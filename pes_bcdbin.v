==> flow/design.v <==
`timescale 1ns / 1ps
module pes_bcdbin(
	input clk,rst_n,
	input start,
	input[3:0] dig1,dig0,
	output reg[6:0] bin,  
	output reg ready,done_tick
    );
	 localparam[1:0] idle=2'd0,
							op=2'd1,
							done=2'd2;
	 reg[1:0] state_reg,state_nxt;
	 reg[6:0] bin_nxt;
	 reg[3:0] dig1_reg,dig1_nxt;
	 reg[3:0] dig0_reg,dig0_nxt;
	 reg[2:0] n_reg,n_nxt;  
	 always @(posedge clk,negedge rst_n) begin
		if(!rst_n) begin
			state_reg<=idle;
			bin<=0;
			dig1_reg<=0;
			dig0_reg<=0;
			n_reg<=0;
		end
		else begin
			state_reg<=state_nxt;
			bin<=bin_nxt;
			dig1_reg<=dig1_nxt;
			dig0_reg<=dig0_nxt;
			n_reg<=n_nxt;
		end
	 end
	 always @* begin
		state_nxt=state_reg;
		bin_nxt=bin;
		dig1_nxt=dig1_reg;
		dig0_nxt=dig0_reg;
		n_nxt=n_reg;
		ready=0;
		done_tick=0;
		case(state_reg)
				idle: begin
							ready=1;
							if(start) begin
								bin_nxt=0;
								dig1_nxt=dig1;
								dig0_nxt=dig0;
								n_nxt=7;  
								state_nxt=op;
							end
						end
				  op: begin  
							if( {dig1_reg[0],dig0_reg[3:1]} >= 8 )  
								dig0_nxt= {dig1_reg[0],dig0_reg[3:1]} - 3;
							else dig0_nxt= {dig1_reg[0],dig0_reg[3:1]};
							dig1_nxt=dig1_reg>>1;
							bin_nxt={dig0_reg[0],bin[6:1]};
							n_nxt=n_reg-1;
							if(n_nxt==0) state_nxt=done;
						end
				done: begin
							done_tick=1;
							state_nxt=idle;
						end
			default: state_nxt=idle;
		endcase
	 end
endmodule
**Step by step through the tools: pes_bcdbin**

The steps from the RTL of pes_bcdbin to its reports follow in flow order.
Lines are those of the file above, counted from 1.
Library cell names are shortened.
A cell with n/a has no value.

- Top: pes_bcdbin
- Clock port: clk
- Standard-cell library: sky130hd
- Corner: tt_025C_1v80

**Word-level counts**

Yosys after proc, flatten, opt, wreduce and memory -nomap, before mapping. Memory bits, and registers merged into a memory's read port (data or address), are not among the register bits. Print and check cells are not counted. Equal cells are merged and count once.

- Cells after elaboration: 31
- Register bits: 20
- Input bits: 11
- Output and inout bits: 9

- $add $sub $neg: 2
- Equal/unequal tests: 4
- Reductions and logical operators: 5
- Magnitude comparators: 1
- Multiplexer cells: 14

Operator list:

| cell | count |
|---|---|
| 4-bit case mux with 2-bit select | 2 |
| 7-bit case mux with 2-bit select | 1 |
| 4-bit 2-to-1 mux | 3 |
| 7-bit 2-to-1 mux | 1 |
| 3-bit case mux with 2-bit select | 1 |
| 2-bit != test with constant B | 2 |
| 2-bit AND reduction | 2 |
| 4-bit by 2-bit subtractor with 4-bit output with constant B | 1 |
| 4-bit >= comparator with constant B | 1 |
| 2-bit case mux with 2-bit select | 1 |
| 2-bit 2-to-1 mux | 2 |
| 3-bit by 1-bit subtractor with 3-bit output with constant B | 1 |
| 3-bit logical NOT | 1 |
| 3-bit 2-to-1 mux | 1 |
| 2-bit by 1-bit equality test with 1-bit output with constant B | 1 |
| 2-bit equality test with constant B | 1 |
| 2-bit logical NOT | 1 |
| 2-bit nonzero test | 1 |
| 1-bit 2-to-1 mux | 2 |

**Longest topological paths**

Longest topological path by Yosys (ltp), each cell counted once; first at word level (registers and memories cut), then after technology mapping (sequential cells cut; the memories' decode and read muxes count).

- Word-level depth: 4
- ABC_AREA: 0
- Gate-level depth with buffers: 5
- Mapped depth without buffers: 5

**After synthesis**

The flow's flattened synthesis, as Yosys stat reports it; memories are mapped. The netlist is that of the ABC_AREA named above (0 if unset); the other value can give another one.

Cell types:

| type | count | total area (µm²) |
|---|---|---|
| dfrtp_1 | 20 | 500.48 |
| a22o_1 | 8 | 70.067 |
| ha_1 | 4 | 50.048 |
| mux2i_1 | 4 | 40.038 |
| nand2_1 | 8 | 30.029 |
| o21ai_1 | 6 | 30.029 |
| dfstp_2 | 1 | 26.275 |
| mux2i_4 | 1 | 22.522 |
| inv_1 | 5 | 18.768 |
| nor2_1 | 4 | 15.014 |
| o21ai_0 | 3 | 15.014 |
| or2_2 | 2 | 12.512 |
| and3_4 | 1 | 11.261 |
| buf_6 | 1 | 11.261 |
| mux2_2 | 1 | 11.261 |
| nor2_4 | 1 | 11.261 |
| a21bo_2 | 1 | 10.01 |
| o211a_1 | 1 | 10.01 |

Other cell types: 14; their cells: 14.

- Mapped cells: 86
- Buffer cells: 2
- Cell area after synthesis: 991.0 µm²
- Area of sequential cells: 526.8 µm²
- Mapped flip-flops: 21

**Worst setup path after synthesis**

Path of least setup slack by OpenSTA after synthesis, without wires, with an ideal clock, recovery checks aside; 20% of the period is set as input and as output delay. Where synthesis merged equal registers, the netlist keeps one of their names.

- Kind: register -> register
- Start: register state_reg
- End: register dig0_reg[2]
- Launch time at the first pin: 0 ps
- Data arrival time: 1430 ps
- Setup time: 124 ps
- Driving pins on the path: 4
- Period: 1600 ps
- Buffers on the path: 0
- Path delay: 1554 ps
- Setup slack: 46 ps
- Period reached after synthesis: 1554 ps

"path delay" = arrival - input delay + setup time.
"driving pins on the path" counts driving pins, that of a launching flip-flop among them; a cell with two outputs on the path counts twice.
"period reached after synthesis" is the clock period less the worst setup slack; recovery checks do not enter. This is arithmetic on one report: input and output delays are still those of the set period (20% each).
An end named without its bit number is one bit of that signal or, where synthesis recoded a state register, one of its new flip-flops.

- Cell sequence: dfstp_2 mux2_2 and3_4 a211o_1

RTL lines, path post-synthesis:

| element | RTL line | RTL |
|---|---|---|
| start: declaration | 12 | `reg[1:0] state_reg,state_nxt;` |
| start: assignment | 19 | `state_reg<=idle;` |
| start: assignment | 26 | `state_reg<=state_nxt;` |
| end: assignment | 22 | `dig0_reg<=0;` |
| end: assignment | 29 | `dig0_reg<=dig0_nxt;` |
| end: declaration | 15 | `reg[3:0] dig0_reg,dig0_nxt;` |

No chain of elaborated cells between the ends is given.

**Path in the finished layout**

From the final timing report of flow run 1: the path of least setup slack in the routed layout; clock arrival at registers is part of the times.
The path's times are printed in steps of 10 ps; the period is the one set.

- Kind: register -> register
- Start: register state_reg
- End: register dig0_reg[2]
- Data arrival time: 1690 ps
- Period: 1540 ps
- Setup time: 100 ps
- Launch time at the first pin: 300 ps
- Setup slack: 50 ps
- Driving pins on the path: 5
- Buffers on the path: 1

An end named without its bit number is one bit of that signal or, where synthesis recoded a state register, one of its new flip-flops.

- Cell sequence: dfstp_2 buf_6 mux2_4 and3_4 a211o_1

RTL lines, path after layout:

| element | RTL line | RTL |
|---|---|---|
| start: declaration | 12 | `reg[1:0] state_reg,state_nxt;` |
| start: assignment | 19 | `state_reg<=idle;` |
| start: assignment | 26 | `state_reg<=state_nxt;` |
| end: assignment | 22 | `dig0_reg<=0;` |
| end: assignment | 29 | `dig0_reg<=dig0_nxt;` |
| end: declaration | 15 | `reg[3:0] dig0_reg,dig0_nxt;` |

No chain of elaborated cells between the ends is given.

==> runs of pes_bcdbin <==
Design pes_bcdbin on sky130hd. What follows are 2 stored runs of the flow, each under its own settings; their order means nothing. The constraints put input and output delay at 20% of the set period each and load the outputs with 0.01 pF.
"reached clock period": clock period set for the run, less the worst setup slack. It is reckoned from that one timing run; input and output delays stay at 20% of the period that was set.
By "critical setup path time" is meant the share of the clock period that the worst setup path is allowed (20% is reserved at inputs, 20% at outputs), minus its slack. Clock arrival times at its registers enter into it.
"critical setup path time" is known to 10 ps.
A setting shown as . is not set for that run.
A result given as . is not shown for that run.

| name | flow run 1 | flow run 2 |
|---|---|---|
| period_ns | 1.54 | 1.07 |
| CORE_UTILIZATION | 53 | 69 |
| PLACE_DENSITY_LB_ADDON | 0.1 | 0.06 |
| CORE_MARGIN | 4 | 2 |
| CELL_PAD_IN_SITES_GLOBAL_PLACEMENT | 0 | 3 |
| GPL_TIMING_DRIVEN | 0 | . |
| CAP_MARGIN | 30 | 0 |
| MAX_ROUTING_LAYER | met4 | met5 |
| SLEW_MARGIN | 20 | 20 |
| SETUP_SLACK_MARGIN | . | -0.05 |
| CORE_ASPECT_RATIO | . | 0.57 |
| CELL_PAD_IN_SITES_DETAIL_PLACEMENT | . | 0 |
| TNS_END_PERCENT | . | 50 |
| CTS_CLUSTER_SIZE | . | 98 |
| MIN_ROUTING_LAYER | . | met2 |
| critical setup path time (ps) | 1490 | . |
| type of the worst setup path | register -> register | . |
| standard-cell area of the final layout (µm²) | 1311.3 | . |
| sum of negative setup slack (ps) | 0 | . |
| smallest setup slack (ps) | 51 | . |
| mapped cell area after synthesis (µm²) | 991.0 | . |
| reached clock period (ps) | 1489 | . |
| die outline area (µm²) | 2625.5 | . |
| final utilization | 0.751 | . |

Flow run 2: no results, floorplanning failed with PDN-0185
